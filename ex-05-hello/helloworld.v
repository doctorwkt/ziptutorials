==> flow/design.v <==
`default_nettype none
`default_nettype	none
module txuart(i_clk, i_wr, i_data, o_uart_tx, o_busy);
	parameter	[23:0]	CLOCKS_PER_BAUD = 24'd868;
	input	wire		i_clk;
	input	wire		i_wr;
	input	wire	[7:0]	i_data;
	output	wire		o_uart_tx;
	output	reg		o_busy;
	localparam [3:0] START	= 4'h0,
		BIT_ZERO	= 4'h1,
		BIT_ONE		= 4'h2,
		BIT_TWO		= 4'h3,
		BIT_THREE	= 4'h4,
		BIT_FOUR	= 4'h5,
		BIT_FIVE	= 4'h6,
		BIT_SIX		= 4'h7,
		BIT_SEVEN	= 4'h8,
		LAST		= 4'h8,
		IDLE		= 4'hf;
	reg	[23:0]	counter;
	reg	[3:0]	state;
	reg	[8:0]	lcl_data;
	reg		baud_stb;
	initial	o_busy = 1'b0;
	initial	state  = IDLE;
	always @(posedge i_clk)
	if ((i_wr)&&(!o_busy))
		{ o_busy, state } <= { 1'b1, START };
	else if (baud_stb)
	begin
		if (state == IDLE)  
			{ o_busy, state } <= { 1'b0, IDLE };
		else if (state < LAST) begin
			o_busy <= 1'b1;
			state <= state + 1'b1;
		end else  
			{ o_busy, state } <= { 1'b1, IDLE };
	end
	initial	lcl_data = 9'h1ff;
	always @(posedge i_clk)
	if ((i_wr)&&(!o_busy))
		lcl_data <= { i_data, 1'b0 };
	else if (baud_stb)
		lcl_data <= { 1'b1, lcl_data[8:1] };
	assign	o_uart_tx = lcl_data[0];
	initial	baud_stb = 1'b1;
	initial	counter = 0;
	always @(posedge i_clk)
	if ((i_wr)&&(!o_busy))
	begin
		counter  <= CLOCKS_PER_BAUD - 1'b1;
		baud_stb <= 1'b0;
	end else if (!baud_stb)
	begin
		baud_stb <= (counter == 24'h01);
		counter  <= counter - 1'b1;
	end else if (state != IDLE)
	begin
		counter <= CLOCKS_PER_BAUD - 24'h01;
		baud_stb <= 1'b0;
	end
endmodule
module	helloworld(pin3_clk_16mhz,
		pin13);
	parameter	CLOCK_RATE_HZ = 16_000_000;  
	parameter	BAUD_RATE = 115_200;  
  	input pin3_clk_16mhz;
  	output pin13;
	wire    i_clk;
	wire	o_uart_tx;
        assign i_clk= pin3_clk_16mhz;
	assign pin13= o_uart_tx;
	parameter	INITIAL_UART_SETUP = (CLOCK_RATE_HZ/BAUD_RATE);
	reg		tx_restart;
	reg	[27:0]	hz_counter;
	initial	hz_counter = 28'h16;
	always @(posedge i_clk)
	if (hz_counter == 0)
		hz_counter <= CLOCK_RATE_HZ - 1'b1;
	else
		hz_counter <= hz_counter - 1'b1;
	initial	tx_restart = 0;
	always @(posedge i_clk)
		tx_restart <= (hz_counter == 1);
	wire		tx_busy;
	reg		tx_stb;
	reg	[3:0]	tx_index;
	reg	[7:0]	tx_data;
	initial	tx_index = 4'h0;
	always @(posedge i_clk)
	if ((tx_stb)&&(!tx_busy))
		tx_index <= tx_index + 1'b1;
	always @(posedge i_clk)
	case(tx_index)
	4'h0: tx_data <= "H";
	4'h1: tx_data <= "e";
	4'h2: tx_data <= "l";
	4'h3: tx_data <= "l";
	4'h4: tx_data <= "o";
	4'h5: tx_data <= ",";
	4'h6: tx_data <= " ";
	4'h7: tx_data <= "W";
	4'h8: tx_data <= "o";
	4'h9: tx_data <= "r";
	4'ha: tx_data <= "l";
	4'hb: tx_data <= "d";
	4'hc: tx_data <= "!";
	4'hd: tx_data <= " ";
	4'he: tx_data <= "\n";
	4'hf: tx_data <= "\r";
	endcase
	initial	tx_stb = 1'b0;
	always @(posedge i_clk)
	if (&tx_restart)
		tx_stb <= 1'b1;
	else if ((tx_stb)&&(!tx_busy)&&(tx_index==4'hf))
		tx_stb <= 1'b0;
	txuart #(INITIAL_UART_SETUP[23:0])
		transmitter(i_clk, tx_stb, tx_data, o_uart_tx, tx_busy);
endmodule
Tool chain data of helloworld
What the tools print for helloworld, step after step.
Lines are those of the file above, counted from 1.
Operators: Yosys type, input widths -> output width; for muxes data width and select width s.
Library cell names are shortened.
The mark n/a stands for no value.
- top: helloworld
- clock port: pin3_clk_16mhz
- standard-cell library: sky130hd
- corner: tt_025C_1v80

After elaboration
Counts by Yosys on the flattened word-level netlist (proc, flatten, opt, wreduce; memories kept). Register bits leave out memories and registers merged into their read ports (data or address). Print and check cells are left out. Cells with the same type and inputs are merged into one.
Memory sizes are those after Yosys's memory passes, which may raise the word count (mostly to a power of two), join words into wider ones and drop unused or constant bits.
- add/sub/neg operators: 4
- noted magnitude comparators: 1
- noted equal/unequal tests: 6
- muxes and demuxes at 9
- reductions and logical operators: 5
- operator list (operator ; number):
    $mux 24 ; 2
    $sub 28x1->28 const B ; 1
    $eq 28x1->1 const B ; 1
    $logic_not 28->1 ; 1
    $sub 24x1->24 const B ; 1
    $eq 24x1->1 const B ; 1
    $mux 9 ; 2
    $add 4x1->4 const B ; 2
    $eq 4x4->1 const B ; 2
    $mux 4 ; 2
    $lt 4x4->1 const B ; 1
    $ne 4x4->1 const B ; 1
    $mux 1 ; 3
    $logic_and 1x1->1 ; 2
    $ne 2x2->1 const B ; 1
    $reduce_bool 2->1 ; 1
    $logic_not 1->1 ; 1
- flip-flop bits (word level): 81
- bits in read-only memories: 112
- word width x clocked read ports: 7
- memory cells: 1
- input port bits at 1
- cells after elaboration: 37
- memories (memory ; depth ; bits a word ; rd ports ; wr ports ; RTL line ; text):
    (name not given) ; 16 ; 7 ; 1 ; 0 ; 95 ; case(tx_index)

Depth
Depth = most cells in a row (Yosys ltp): at word level without a register or memory, in the mapped netlist without a sequential cell, where the memories' decode and read muxes count.
- noted depth after elaboration: 3
- ABC_AREA: 0
- depth in mapped cells at 8

Mapped cells and area
Yosys stat after the flow's synthesis: flattened, memories mapped to cells. It holds for the ABC_AREA given above (unset counts as 0); a run with the other value may have another netlist.
The area totals of this step are shown rounded.
- cells by type (cell ; number ; total area (µm²)):
    dfxtp_1 ; 68 ; 1.36E+03
    edfxtp_1 ; 12 ; 360.346
    nand2_1 ; 57 ; 213.955
    ha_1 ; 15 ; 187.68
    xnor2_1 ; 19 ; 166.41
    nor2_1 ; 34 ; 127.622
    nand3_1 ; 20 ; 100.096
    nor3_1 ; 14 ; 70.067
    a21oi_1 ; 13 ; 65.062
    o21ai_0 ; 12 ; 60.058
    o31ai_1 ; 8 ; 60.058
    o211ai_1 ; 7 ; 52.55
    nand4_1 ; 8 ; 50.048
    nor4_1 ; 8 ; 50.048
    xor2_1 ; 5 ; 43.792
    clkbuf_1 ; 11 ; 41.29
    inv_1 ; 11 ; 41.29
    mux2i_1 ; 4 ; 40.038
Other cell types: 39; their cells: 62.
- mapped cells: 388
- noted mapped area: 3641 µm²
- flip-flop cells at 80
- buffer cells: 13
By module: a second synthesis without flattening, with its own total; a netlist apart from the flattened one above.
- cells (unflattened synthesis): 399
- noted area (unflattened synthesis): 3771 µm²
Each row is one instance without its submodules.
- modules (module ; times used ; cells ; area (µm²) ; seq. area (µm²)):
    helloworld ; 1 ; 205 ; 1946 ; 860.8
    txuart (CLOCKS_PER_BAUD=138) ; 1 ; 194 ; 1826 ; 860.8

Path before layout
OpenSTA on the mapped netlist: ideal clock, no wires. The path of least setup slack (recovery checks aside). Input and output delay are each 20% of the period. Register names are those of the netlist, which keeps one name where synthesis merged equal registers.
- kind: flip-flop to flip-flop
- start point: register transmitter.counter[16]
- end point: register transmitter.baud_stb
- noted clock period: 3.0 ns
- noted arrival: 1.746 ns
- required time at 2.927 ns
- setup slack: 1.182 ns
- delay of the path: 1.819 ns
- noted driving pins on the path: 6
- path buffers: 0
- period reached after synthesis: 1.818 ns
"delay of the path" = arrival - input delay + setup time.
"driving pins on the path" counts driving pins, that of a launching flip-flop among them; a cell with two outputs on the path counts twice.
"period reached after synthesis" = period - worst setup slack (recovery checks aside). The figure is calculated, with input and output delays left at 20% of the set period.
Between the ends stands the longest chain of elaborated cells between them, by number of cells; it is not shown to be the way that was timed. Of several equally long chains one is given.
A line is the first line of the expression or statement that the cell stems from. Yosys adds cells for indexed reads and writes and turns some case tables into memories.
A register here has more assigning lines than the two given.
- cell sequence: dfxtp_1 -> or4_4 -> or4_4 -> nor3b_2 -> nand4_1 -> a21oi_1
- length of the longest elaborated chain at 2
- ends and longest elaborated chain, post-synthesis (item ; RTL line ; text):
    start, declared ; 21 ; reg [23:0] counter;
    start, assigned ; 52 ; counter <= CLOCKS_PER_BAUD - 1'b1;
    start, assigned ; 57 ; counter <= counter - 1'b1;
    $eq 24x1->1 ; 56 ; baud_stb <= (counter == 24'h01);
    $mux 1 ; 54 ; end else if (!baud_stb)
    end, assigned ; 53 ; baud_stb <= 1'b0;
    end, assigned ; 56 ;
    end, declared ; 24 ; reg baud_stb;

Worst path after layout
From the final timing report of flow run 1: the path of least setup slack in the routed layout; clock arrival at registers is part of the times.
- kind: flip-flop to flip-flop
- start point: register transmitter.counter[5]
- end point: register transmitter.counter[18]
- noted clock period: 2.76 ns
- noted arrival: 2.46 ns
- required time at 2.98 ns
- setup slack: 0.52 ns
- noted driving pins on the path: 6
- path buffers: 0
Between the ends stands the longest chain of elaborated cells between them, by number of cells; it is not shown to be the way that was timed. Of several equally long chains one is given.
A register here has more assigning lines than the two given.
- cell sequence: dfxtp_1 -> or3_4 -> nor3_2 -> nand4_4 -> o311ai_0 -> o31ai_1
- length of the longest elaborated chain at 2
- ends and longest elaborated chain, post-layout (item ; RTL line ; text):
    start, declared ; 21 ; reg [23:0] counter;
    start, assigned ; 52 ; counter <= CLOCKS_PER_BAUD - 1'b1;
    start, assigned ; 57 ; counter <= counter - 1'b1;
    $sub 24x1->24 ; 57 ;
    $mux 24 ; 54 ; end else if (!baud_stb)
    end, assigned ; 52 ;
    end, assigned ; 57 ;
    end, declared ; 21 ;

--- measured runs ---
Settings and measured results of 2 stored flow runs for module helloworld (sky130hd), not sorted in any way. The constraints put input and output delay at 20% of the set period each and load the outputs with 0.01 pF.
"period reached" means the clock period less the worst setup slack. The figure is calculated, with input and output delays left at 20% of the set period.
"time used up by the worst setup path": the worst setup path's part of the clock period (all of it between registers, 20% less for each end at a port) less its slack. A launch clock that arrives late makes it longer, a capture clock that arrives late makes it shorter.
"power consumption" rests on the timing tool's default activity at the inputs, not on a simulated workload.
The measured numbers are rounded.

Flow run 1
Settings were period_ns = 2.76; CORE_UTILIZATION = 58; SETUP_SLACK_MARGIN = 0.64; PLACE_DENSITY = 0.91; CELL_PAD_IN_SITES_DETAIL_PLACEMENT = 1; SLEW_MARGIN = 15; MAX_ROUTING_LAYER = met5; CAP_MARGIN = 20; CORE_MARGIN = 2
- time used up by the worst setup path: 2.24 ns
- worst setup path kind: flip-flop to flip-flop
- post-route utilization at 66.1%
- die area at 6,927 µm²
- noted the power consumption: 1.944 mW
- noted the period reached: 2.242 ns
- noted the setup slack of the worst path: 0.518 ns
- noted the area of the synthesized netlist: 3,641 µm²
- noted the total negative slack: 0.000 ns
- lowest hold slack: 0.479 ns
- area of the standard cells in the finished layout: 3,961 µm²

Flow run 2
Settings were period_ns = 2.05; CORE_UTILIZATION = 53; CAP_MARGIN = 20; CORE_MARGIN = 2; SLEW_MARGIN = 20
- die area at 7,549 µm²
- noted the total negative slack: 0.000 ns
- lowest hold slack: 0.404 ns
- noted the setup slack of the worst path: 0.126 ns
- time used up by the worst setup path: 1.92 ns
- worst setup path kind: flip-flop to flip-flop
- area of the standard cells in the finished layout: 4,026 µm²
- post-route utilization at 59.9%
- noted the area of the synthesized netlist: 3,641 µm²
- noted the power consumption: 2.834 mW
- noted the period reached: 1.924 ns
--- end ---
