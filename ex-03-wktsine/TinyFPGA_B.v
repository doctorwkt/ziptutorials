==> flow/design.v <==
module wkt_blinky(input i_clk, output [7:0] o_led);
    parameter       WIDTH = 28;
    reg [WIDTH:0] ctr = 0;
    wire [15:0] slow_ctr;
    assign slow_ctr= ctr[WIDTH-5:WIDTH-20];
    reg [7:0] led_reg = 8'b00010000;
    assign o_led = led_reg;
    always@(posedge i_clk) begin
      ctr <= ctr + 1'b1;
      case(slow_ctr)
        0:     led_reg <= 8'b00010000;
        2856:  led_reg <= 8'b00100000;
        5960:  led_reg <= 8'b01000000;
        9868:  led_reg <= 8'b10000000;
        22918: led_reg <= 8'b01000000;
        26826: led_reg <= 8'b00100000;
        29929: led_reg <= 8'b00010000;
        32785: led_reg <= 8'b00001000;
        35641: led_reg <= 8'b00000100;
        38745: led_reg <= 8'b00000010;
        42652: led_reg <= 8'b00000001;
        55702: led_reg <= 8'b00000010;
        59610: led_reg <= 8'b00000100;
        62714: led_reg <= 8'b00001000;
	default: begin
	end
      endcase
    end
endmodule
module TinyFPGA_B (
  input pin3_clk_16mhz,
  output pin6,
  output pin7,
  output pin8,
  output pin9,
  output pin10,
  output pin11,
  output pin12,
  output pin13,
);
  wire [7:0]     o_led;
  assign pin6 =  o_led[7];
  assign pin7 =  o_led[6];
  assign pin8 =  o_led[5];
  assign pin9 =  o_led[4];
  assign pin10 = o_led[3];
  assign pin11 = o_led[2];
  assign pin12 = o_led[1];
  assign pin13 = o_led[0];
  wkt_blinky dut(.i_clk(pin3_clk_16mhz), .o_led(o_led));
endmodule
-- Tool chain data of TinyFPGA_B
What the tools print for TinyFPGA_B, step after step.
Line numbers count from 1 in the design file above.
Library cell names are shortened.
The mark n/a stands for no value.
- top: TinyFPGA_B
- clock input: pin3_clk_16mhz
- library: sky130hd
- timing corner: tt_025C_1v80

-- After elaboration
Counts by Yosys on the flattened word-level netlist (proc, flatten, opt, wreduce; memories kept). Register bits leave out memories and registers merged into their read ports (data or address). Print and check cells are left out. Cells with the same type and inputs are merged into one.
- noted bits in registers: 37
- input port bits: 1
- noted output and inout port bits: 8
- elaborated cells at 25
- add/sub/neg operators at 1
- equal/unequal tests at 13
- muxes and demuxes: 1
- reductions and logical operators: 8
- operators by type and width (cell ; count):
    == test 16 bit (second input constant) ; 7
    parallel mux 8 bit (select 8 bit) ; 1
    == test 16 x 15 -> 1 bit (second input constant) ; 3
    adder 29 x 1 -> 29 bit (second input constant) ; 1
    == test 16 x 12 -> 1 bit (second input constant) ; 1
    == test 16 x 13 -> 1 bit (second input constant) ; 1
    == test 16 x 14 -> 1 bit (second input constant) ; 1
    logical NOT 16 bit ; 1
    OR reduction 2 bit ; 6
    nonzero test 8 bit ; 1

-- Longest topological paths
Longest topological path by Yosys (ltp), each cell counted once; first at word level (registers and memories cut), then after technology mapping (sequential cells cut; the memories' decode and read muxes count).
- word-level depth at 3
- noted ABC_AREA: 0
- noted depth in mapped cells: 6
- noted depth with buffers taken out: 5

-- After synthesis
Source: synth_stat.txt of the flow (Yosys; design flattened, memories mapped). It holds for the ABC_AREA given above (unset counts as 0); a run with the other value may have another netlist.
- noted cell count: 158
- chip area (Yosys) at 1629.1 um^2
- sequential part of the area: 720.7 um^2
- noted mapped flip-flops: 32
- buffers at 7
- cells by type (cell type ; count ; total area (um^2)):
    dfxtp_1 ; 24 ; 480.461
    edfxtp_1 ; 8 ; 240.23
    xnor2_1 ; 15 ; 131.376
    xor2_1 ; 7 ; 61.309
    nand2_1 ; 14 ; 52.55
    nor2_1 ; 13 ; 48.797
    nand3_1 ; 9 ; 45.043
    a211oi_2 ; 3 ; 37.536
    buf_4 ; 5 ; 37.536
    nand4_1 ; 6 ; 37.536
    nor3_1 ; 6 ; 30.029
    and3_1 ; 4 ; 25.024
    and4bb_1 ; 2 ; 25.024
    nor4bb_4 ; 1 ; 25.024
    buf_6 ; 2 ; 22.522
    nand4_4 ; 1 ; 21.27
    nor4_4 ; 1 ; 21.27
    nor2_2 ; 3 ; 18.768
Not listed: further types 24, cells in them 34.
By module: a second synthesis without flattening, with its own total; a netlist apart from the flattened one above.
- cell total of the unflattened synthesis at 166
- noted area (unflattened synthesis): 1651.6 um^2
Rows give one instance, submodules left out.
- modules (module ; times used ; cells ; area (um^2) ; seq. area (um^2)):
    wkt_blinky ; 1 ; 166 ; 1651.6 ; 720.7
    TinyFPGA_B ; 1 ; 0 ; 0.0 ; 0.0

-- Worst setup path after synthesis
OpenSTA on the mapped netlist: ideal clock, no wires. The path of least setup slack (recovery checks aside). Input and output delay are each 20% of the period. Register names are those of the netlist, which keeps one name where synthesis merged equal registers.
- path type: reg2reg
- start: register dut.ctr[16]
- end: register dut.led_reg[0]
- noted clock period: 2.39 ns
- noted setup time: 0.334 ns
- noted time at the first pin: 0.000 ns
- arrival time: 1.536 ns
- noted data required time: 2.056 ns
- setup slack: 0.520 ns
- noted delay of the path: 1.870 ns
- driving pins on the path: 7
- path buffers at 1
- synthesis period reached: 1.87 ns
"delay of the path" is the arrival time less input delay plus setup time.
"driving pins on the path" counts driving pins, that of a launching flip-flop among them; a cell with two outputs on the path counts twice.
"synthesis period reached" = period - worst setup slack (recovery checks aside). The figure is calculated, with input and output delays left at 20% of the set period.
Between the ends stands the longest chain of elaborated cells between them, by number of cells; it is not shown to be the way that was timed. Of several equally long chains one is given.
A line is the first line of the expression or statement that the cell stems from. Yosys adds cells for indexed reads and writes and turns some case tables into memories.
At most two assigning lines are given for a register; there are more.
Only ways into the end's enable, where the timed path ends, are counted here.
- cell sequence: dfxtp_1 -> buf_4 -> nor4bb_4 -> nand4b_1 -> a211oi_2 -> a2111o_1 -> nand2b_1
- cells in the longest elaborated chain at 3
- noted elaborated cells on any way between the ends: 21
- RTL lines with such cells: 1
- those cells by class: 13 x eq/ne; 8 x reduce/logical
- ends and longest elaborated chain, post-synthesis (item ; RTL line ; text):
    start: declaration ; 3 ; reg [WIDTH:0] ctr = 0;
    start: assignment ; 9 ; ctr <= ctr + 1'b1;
    == test 16 x 13 -> 1 bit ; 10 ; case(slow_ctr)
    OR reduction 2 bit ; n/a ;
    nonzero test 8 bit ; n/a ;
    end: assignment ; 11 ; 0:     led_reg <= 8'b00010000;
    end: assignment ; 12 ; 2856:  led_reg <= 8'b00100000;
    end: declaration ; 6 ; reg [7:0] led_reg = 8'b00010000;

-- Timing after layout
From the final timing report of flow run A: the path of least setup slack in the routed layout; clock arrival at registers is part of the times.
- path type: reg2reg
- start: register dut.ctr[17]
- end: register dut.led_reg[0]
- noted clock period: 1.48 ns
- noted setup time: 0.29 ns
- noted time at the first pin: 0.29 ns
- arrival time: 1.79 ns
- noted data required time: 1.48 ns
- setup slack: -0.30 ns
- driving pins on the path: 6
- path buffers at 0
Between the ends stands the longest chain of elaborated cells between them, by number of cells; it is not shown to be the way that was timed. Of several equally long chains one is given.
At most two assigning lines are given for a register; there are more.
Only ways into the end's enable, where the timed path ends, are counted here.
- cell sequence: dfxtp_4 -> nor4bb_4 -> nand4b_1 -> a211oi_2 -> a2111o_1 -> nand2b_4
- cells in the longest elaborated chain at 3
- noted elaborated cells on any way between the ends: 21
- RTL lines with such cells: 1
- those cells by class: 13 x eq/ne; 8 x reduce/logical
- ends and longest elaborated chain, post-layout (item ; RTL line ; text):
    start: declaration ; 3 ; reg [WIDTH:0] ctr = 0;
    start: assignment ; 9 ; ctr <= ctr + 1'b1;
    == test 16 x 13 -> 1 bit ; 10 ; case(slow_ctr)
    OR reduction 2 bit ; n/a ;
    nonzero test 8 bit ; n/a ;
    end: assignment ; 11 ; 0:     led_reg <= 8'b00010000;
    end: assignment ; 12 ; 2856:  led_reg <= 8'b00100000;
    end: declaration ; 6 ; reg [7:0] led_reg = 8'b00010000;

Settings and measured results of 2 stored flow runs for module TinyFPGA_B (sky130hd), not sorted in any way. The constraints put input and output delay at 20% of the set period each and load the outputs with 0.01 pF.
"clock period achieved": clock period set for the run, less the worst setup slack. It is reckoned from that one timing run; input and output delays stay at 20% of the period that was set.
"allowed time less slack (worst setup path)" = time allowed to the worst setup path (clock period - input delay - output delay, where it has them) - its slack; a late launch clock adds to it, a late capture clock takes from it.
"overall power": no workload was simulated; the value follows from the tool's default switching activity.

Flow run A
Settings were period_ns = 1.48; CORE_UTILIZATION = 32; CORE_ASPECT_RATIO = 1.92; TNS_END_PERCENT = 55; MIN_ROUTING_LAYER = met2; CAP_MARGIN = 20; CORE_MARGIN = 2; SLEW_MARGIN = 20
- noted the cell area after synthesis: 1,629.1 um^2
- die outline area at 5,708.0 um^2
- noted the standard-cell area of the final layout: 2,369.8 um^2
- noted the setup slack of the worst path: -0.304 ns
- overall power: 1,734 µW
- clock period achieved at 1.784 ns
- allowed time less slack (worst setup path): 1.78 ns
- worst setup path kind: reg2reg

Flow run B
Settings were period_ns = 1.26; CORE_UTILIZATION = 63; PLACE_DENSITY_LB_ADDON = 0.02; ABC_AREA = 1; GPL_TIMING_DRIVEN = 1; CTS_CLUSTER_SIZE = 59; CAP_MARGIN = 20; SLEW_MARGIN = 5; MAX_ROUTING_LAYER = met4; CORE_MARGIN = 2
- did not finish, clock tree synthesis stopped with DPL-0038
