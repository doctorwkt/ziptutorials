==> flow/design.v <==
module	reqwalker(i_clk,
		i_cyc, i_stb, i_we, i_addr, i_data,
		o_stall, o_ack, o_data,
		o_led);
	input	wire		i_clk;
	input	wire		i_cyc, i_stb, i_we;
	input	wire		i_addr;
	input	wire	[31:0]	i_data;
	output	wire		o_stall;
	output	reg		o_ack;
	output	wire	[31:0]	o_data;
	output	reg	[5:0]	o_led;
	wire		busy;
	reg	[3:0]	state;
	initial	state = 0;
	always @(posedge i_clk)
	if ((i_stb)&&(i_we)&&(!o_stall))
		state <= 4'h1;
	else if (state >= 4'd11)
		state <= 4'h0;
	else if (state != 0)
		state <= state + 1'b1;
	always @(*)
	case(state)
	4'h1: o_led = 6'b00_0001;
	4'h2: o_led = 6'b00_0010;
	4'h3: o_led = 6'b00_0100;
	4'h4: o_led = 6'b00_1000;
	4'h5: o_led = 6'b01_0000;
	4'h6: o_led = 6'b10_0000;
	4'h7: o_led = 6'b01_0000;
	4'h8: o_led = 6'b00_1000;
	4'h9: o_led = 6'b00_0100;
	4'ha: o_led = 6'b00_0010;
	4'hb: o_led = 6'b00_0001;
	default: o_led = 6'b00_0000;
	endcase
	assign	busy = (state != 0);
	initial	o_ack = 1'b0;
	always @(posedge i_clk)
		o_ack <= (i_stb)&&(!o_stall);
	assign	o_stall = (busy)&&(i_we);
	assign	o_data = { 28'h0, state };
	wire	[33:0]	unused;
	assign	unused = { i_cyc, i_addr, i_data };
endmodule
==> Tool chain data of reqwalker <==
Tool output for the design above, in the order of the flow.
Line numbers count from 1 in the design file above.
Operators carry their Yosys type and port widths (W data, S select, Z words).
Library cell names are shortened.
{ "setup": {"top_module": "reqwalker", "clock_port": "i_clk", "library": "sky130hd", "corner": "tt_025C_1v80"} }

==> Word-level counts <==
Yosys after proc, flatten, opt, wreduce and memory -nomap, before mapping. Memory bits, and registers merged into a memory's read port (data or address), are not among the register bits. Print and check cells are not counted. Equal cells are merged and count once.
Yosys's memory passes give these memory sizes; they may raise the number of words (mostly to a power of two), join words into wider ones and drop unused or constant bits.
{ "word_totals": {"input_bits": 37, "out_inout_bits": 40, "n_memories": 1, "romBits": 96, "word_cells": 16, "register_bits": 5} }
{ "op_classes": {"cmp": 1, "n_addsub": 1, "reduce_and_logical": 8, "muxes": 2} }
{ "mem_list": {"columns": ["memory", "words", "width", "rd", "wr", "line_no", "rtl"], "rows": [
  ["(no name shown)", 16, 6, 1, 0, 24, "case(state)"]
]} }
{ "op_table": {"columns": ["op", "n"], "rows": [
  ["$logic_and A1 B1 Y1", 4],
  ["$add A4 B1 Y4 const B", 1],
  ["$ge A4 B4 Y1 const B", 1],
  ["$reduce_bool A4 Y1", 1],
  ["$reduce_bool A2 Y1", 1],
  ["$reduce_or A2 Y1", 1],
  ["$mux W1", 2],
  ["$logic_not A1 Y1", 1]
]} }

==> Longest topological paths <==
Yosys ltp: most cells in a row. Word level: on the elaborated netlist, between registers, memories and ports. Mapped: between sequential cells and ports; inverters and the memories' decode and read muxes count.
{ "depth": {"word_depth": 5, "ABC_AREA": 0, "ltp_mapped": 5, "mapped_depth_nobuf": 5} }

==> Synthesis result <==
The flow's flattened synthesis, as Yosys stat reports it; memories are mapped. The netlist is that of the ABC_AREA named above (0 if unset); the other value can give another one.
{ "types": {"columns": ["type", "n", "area_total_um2"], "rows": [
  ["buf_4", 28, 210.202],
  ["dfxtp_1", 5, 100.096],
  ["ha_1", 5, 62.56],
  ["inv_1", 5, 18.768],
  ["o21a_1", 2, 15.014],
  ["nand2b_4", 1, 13.763],
  ["nor2b_1", 2, 12.512],
  ["buf_6", 1, 11.261],
  ["nand2_1", 3, 11.261],
  ["nor2_1", 3, 11.261],
  ["mux2i_1", 1, 10.01],
  ["nand3_1", 2, 10.01],
  ["nor3_2", 1, 10.01],
  ["o22a_2", 1, 10.01],
  ["a211o_1", 1, 8.758],
  ["and2b_2", 1, 8.758],
  ["o2bb2ai_1", 1, 8.758],
  ["o311ai_1", 1, 8.758]
]} }
Not listed: further types 7, cells in them 7.
{ "mapped": {"mapped_cells": 71, "n_buf": 29, "flip_flops": 5, "yosys_area_um2": 585.6} }

==> Path before layout <==
OpenSTA on the mapped netlist: ideal clock, no wires. The path of least setup slack (recovery checks aside). Input and output delay are each 20% of the period. Register names are those of the netlist, which keeps one name where synthesis merged equal registers.
{ "synth_timing": {"path_kind": "register -> output", "startpoint": "register state[0]", "endpoint": "output port o_led[2]", "delay_ns": 1.115, "stages": 5, "arrival_time_ns": 1.115, "output_delay_ns": 0.316, "path_slack_ns": 0.149, "path_buffers": 0, "tclk_ns": 1.58, "period_less_setup_slack_ns": 1.431} }
"delay_ns" is the arrival time less input delay plus setup time.
A path that ends at an output port has no setup time.
"stages": output pins that drive a net of the path, with the launching flip-flop's if there is one; two outputs of one cell count as two.
"period_less_setup_slack_ns" is the clock period less the worst setup slack; recovery checks do not enter. This is arithmetic on one report: input and output delays are still those of the set period (20% each).
The rows between start and end are the longest chain of elaborated cells between them; the timing report does not say that the signal goes this way. Where chains are equally long, one stands for them.
A line is the first line of the expression or statement that the cell stems from. Yosys adds cells for indexed reads and writes and turns some case tables into memories.
A memory read counts as a cell of the chain, while the word-level depth stops at memories.
At most two assigning lines are given for a register; there are more.
{ "synth_between": {"cell_sequence": "dfxtp_1 > ha_1 > ha_1 > inv_1 > mux2i_1", "elab_chain_len": 1, "cells_between": 1, "classes_between": "memory: 1"} }
{ "synth_rtl": {"columns": ["item", "line_no", "rtl"], "rows": [
  ["from (decl)", 14, "reg [3:0] state;"],
  ["from (assign)", 18, "state <= 4'h1;"],
  ["from (assign)", 22, "state <= state + 1'b1;"],
  ["$mem_v2 Z16 W6", 24, "case(state)"],
  ["to (decl)", 12, "output reg [5:0] o_led;"]
]} }

==> Timing after layout <==
Path of least setup slack in the final report of record 2 (OpenROAD, finished layout, wires in). Where an end is a register, its clock arrival counts in the times.
{ "layout_timing": {"path_kind": "register -> output", "startpoint": "register state[0]", "endpoint": "output port o_led[1]", "tclk_ns": 1.76, "stages": 6, "path_buffers": 2, "arrival_time_ns": 1.34, "path_slack_ns": 0.07, "output_delay_ns": 0.35} }
The rows between start and end are the longest chain of elaborated cells between them; the timing report does not say that the signal goes this way. Where chains are equally long, one stands for them.
A memory read counts as a cell of the chain, while the word-level depth stops at memories.
At most two assigning lines are given for a register; there are more.
{ "layout_between": {"cell_sequence": "dfxtp_2 > inv_1 > buf_4 > ha_1 > and2b_2 > clkdlybuf4s15_1", "elab_chain_len": 1, "cells_between": 1, "classes_between": "memory: 1"} }
{ "layout_rtl": {"columns": ["item", "line_no", "rtl"], "rows": [
  ["from (decl)", 14, "reg [3:0] state;"],
  ["from (assign)", 18, "state <= 4'h1;"],
  ["from (assign)", 22, "state <= state + 1'b1;"],
  ["$mem_v2 Z16 W6", 24, "case(state)"],
  ["to (decl)", 12, "output reg [5:0] o_led;"]
]} }

Measured data: module reqwalker, platform sky130hd, 2 stored runs of the flow under differing settings, order arbitrary. Input and output delays are each 20% of the period that was set; the output load is 0.01 pF.
By "worst_setup_path_time_ns" is meant the share of the clock period that the worst setup path is allowed (20% is reserved at inputs, 20% at outputs), minus its slack. Clock arrival times at its registers enter into it.
"final_power_mw" rests on the timing tool's default activity at the inputs, not on a simulated workload.
[
  {
    "run": "record 1",
    "settings": { "period_ns": 2.85, "CORE_UTILIZATION": 56, "SETUP_SLACK_MARGIN": 0.59, "PLACE_DENSITY_LB_ADDON": 0.03, "CORE_MARGIN": 10, "CELL_PAD_IN_SITES_GLOBAL_PLACEMENT": 1, "TNS_END_PERCENT": 50, "CTS_CLUSTER_SIZE": 47, "CTS_CLUSTER_DIAMETER": 326, "MAX_ROUTING_LAYER": "met4", "CAP_MARGIN": 20, "SLEW_MARGIN": 20 },
    "outcome": "no final report: placement broke off with FLW-0024"
  },
  {
    "run": "record 2",
    "settings": { "period_ns": 1.76, "CAP_MARGIN": 20, "CORE_MARGIN": 2, "CORE_UTILIZATION": 40, "SLEW_MARGIN": 20 },
    "results": { "tns_setup_ns": 0.000, "worst_setup_path_time_ns": 1.34, "worst_path_kind": "register -> output", "final_util_pct": 55.3, "setup_worst_slack_ns": 0.071, "final_power_mw": 1.270, "dieArea_um2": 1785.9, "yosys_chip_area_um2": 585.6 }
  }
]
